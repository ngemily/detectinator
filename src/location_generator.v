==> flow/design.v <==
module location_generator(
    input clk,
    input reset_n,
    input en,
    input hsync,
    input vsync,
    output reg [32 - 1:0] x,
    output reg [32 - 1:0] y,
    output reg [32 - 1:0] frame
);
    always @(posedge clk) begin
        if (~reset_n) begin
            x <= 0;
            y <= 0;
            frame <= 0;
        end else if (en) begin
            if (hsync) begin
                x <= 0;
                y <= y + 1;
            end else if (vsync) begin
                x <= 0;
                y <= 0;
                frame <= frame + 1;
            end else begin
                x <= x + 1;
            end
        end
    end
endmodule
---- Reports on location_generator ----
What the tools print for location_generator, step after step.
Lines are those of the file above, counted from 1.
Operators: Yosys type, input widths -> output width; for muxes data width and select width s.
Library cell names are shortened.
Not given: --
set-up
  top ..................................... location_generator
  clock ................................... clk
  cell library ............................ sky130hd
  corner .................................. tt_025C_1v80

---- Elaborated design ----
Counts by Yosys on the flattened word-level netlist (proc, flatten, opt, wreduce; memories kept). Register bits leave out memories and registers merged into their read ports (data or address). Print and check cells are left out. Cells with the same type and inputs are merged into one.
operators by class
  reductions and logical operators ........ 3
  bitwise gates (word level) .............. 1
  $add $sub $neg .......................... 3
  multiplexer cells ....................... 4
operator list
  kind                   count
  $mux 32                4
  $add 32x1->32 const B  3
  $reduce_and 3->1       1
  $reduce_and 2->1       1
  $reduce_bool 2->1      1
  $not 1->1              1
word-level totals
  cells after elaboration ................. 14
  bits in registers ....................... 96
  output and inout port bits .............. 96
  bits of input ports ..................... 5

---- Logic depth ----
Longest topological path by Yosys (ltp), each cell counted once; first at word level (registers and memories cut), then after technology mapping (sequential cells cut; the memories' decode and read muxes count).
logic depth
  depth after elaboration ................. 3
  ABC_AREA ................................ 0
  gate-level depth with buffers ........... 7

---- Netlist ----
Source: synth_stat.txt of the flow (Yosys; design flattened, memories mapped). It holds for the ABC_AREA given above (unset counts as 0); a run with the other value may have another netlist.
The area totals of this step are shown rounded.
cell types
  cell type  count
  dfxtp_1    96
  or4_1      34
  a21oi_1    48
  o31ai_1    31
  nand2_1    51
  nand3_1    34
  xor2_1     18
  nor2_1     39
  nand4_1    23
  xnor2_1    14
  or3_1      19
  mux2i_1    11
  nor4_1     17
  and4_1     12
  clkbuf_1   26
  o41ai_1    8
  and3_1     11
  inv_1      15
Not listed: further types 23, cells in them 49.
mapped netlist
  standard cells after synthesis .......... 556
  sequential part of the area ............. 1900 sq um
  chip area (Yosys) ....................... 4700 sq um
  mapped flip-flops ....................... 96

---- Timing after synthesis ----
Path of least setup slack by OpenSTA after synthesis, without wires, with an ideal clock, recovery checks aside; 20% of the period is set as input and as output delay. Where synthesis merged equal registers, the netlist keeps one of their names.
path after synthesis
  kind .................................... reg2reg
  from .................................... reg frame[3]
  to ...................................... reg frame[28]
  data arrival time ....................... 1.945 ns
  clock period ............................ 2.66 ns
  buffers on the path ..................... 3
  data required time ...................... 2.528 ns
  setup time .............................. 0.132 ns
  driving pins on the path ................ 8
  slack ................................... 0.582 ns
  delay of the path ....................... 2.077 ns
  synthesis period reached ................ 2.078 ns
"delay of the path" is the arrival time less input delay plus setup time.
"driving pins on the path" counts driving pins, that of a launching flip-flop among them; a cell with two outputs on the path counts twice.
"synthesis period reached" is the clock period less the worst setup slack; recovery checks do not enter. This is arithmetic on one report: input and output delays are still those of the set period (20% each).
Between the ends stands the longest chain of elaborated cells between them, by number of cells; it is not shown to be the way that was timed. Of several equally long chains one is given.
Each line given opens the expression or statement behind the cell; cells for indexed reads and writes are added by Yosys, which also makes memories of some case tables.
between the ends, after synthesis
  path through ............................ dfxtp_1 > nand4_4 > or4_4 > buf_6 > buf_6 > buf_2 > o41ai_1 > a21oi_1
  length of the longest elaborated chain .. 1
ends and longest elaborated chain, after synthesis
  element        RTL line  source
  from (decl)    9         output reg [32 - 1:0] frame
  from (assign)  15        frame <= 0;
  from (assign)  23        frame <= frame + 1;
  $add 32x1->32  23
  to (assign)    15
  to (assign)    23
  to (decl)      9

---- Worst path after layout ----
From the final timing report of flow run 1: the path of least setup slack in the routed layout; clock arrival at registers is part of the times.
path post-layout
  kind .................................... in2reg
  from .................................... in en
  to ...................................... reg frame[24]
  data arrival time ....................... 2.73 ns
  buffers on the path ..................... 1
  clock period ............................ 3.12 ns
  slack ................................... 0.66 ns
  driving pins on the path ................ 5
  setup time .............................. 0.07 ns
  data required time ...................... 3.39 ns
Between the ends stands the longest chain of elaborated cells between them, by number of cells; it is not shown to be the way that was timed. Of several equally long chains one is given.
between the ends, post-layout
  path through ............................ clkdlybuf4s50_1 > and4b_1 > nor4bb_1 > or4b_1 > a21oi_1
  length of the longest elaborated chain .. 1
ends and longest elaborated chain, post-layout
  element           RTL line  source
  from (decl)       4         input en,
  $reduce_and 3->1  --
  to (assign)       15        frame <= 0;
  to (assign)       23        frame <= frame + 1;
  to (decl)         9         output reg [32 - 1:0] frame

## Implementation results

Measured results for location_generator: 2 stored runs of the Yosys and OpenROAD flow on sky130hd. The settings differ; the order carries no meaning. The constraints put input and output delay at 20% of the set period each and load the outputs with 0.01 pF.
By "period achieved" is meant the clock period of the run minus its worst setup slack. This is arithmetic on one report: input and output delays are still those of the set period (20% each).
Results are given in rounded form.

---- flow run 1 ----
settings
  period_ns = 3.12
  CORE_UTILIZATION = 33
  SETUP_SLACK_MARGIN = 0.21
  PLACE_DENSITY_LB_ADDON = 0.12
  CELL_PAD_IN_SITES_DETAIL_PLACEMENT = 0
  CTS_CLUSTER_SIZE = 54
  SLEW_MARGIN = 10
  CAP_MARGIN = 20
  CORE_MARGIN = 2
results
  utilization ............................. 44 %
  mapped cell area after synthesis ........ 4700 sq um
  die footprint ........................... 15000 sq um
  lowest setup slack ...................... 0.66 ns
  period achieved ......................... 2.458 ns

---- flow run 2 ----
settings
  period_ns = 2.14
  CORE_UTILIZATION = 22
  PLACE_DENSITY = 0.6
  CORE_ASPECT_RATIO = 0.55
  CORE_MARGIN = 4
  GPL_TIMING_DRIVEN = 0
  GPL_ROUTABILITY_DRIVEN = 0
  CTS_CLUSTER_DIAMETER = 393
  MAX_ROUTING_LAYER = met5
  CAP_MARGIN = 20
  SLEW_MARGIN = 20
results
  utilization ............................. 32 %
  mapped cell area after synthesis ........ 4700 sq um
  die footprint ........................... 24000 sq um
  lowest setup slack ...................... 0.080 ns
  period achieved ......................... 2.060 ns
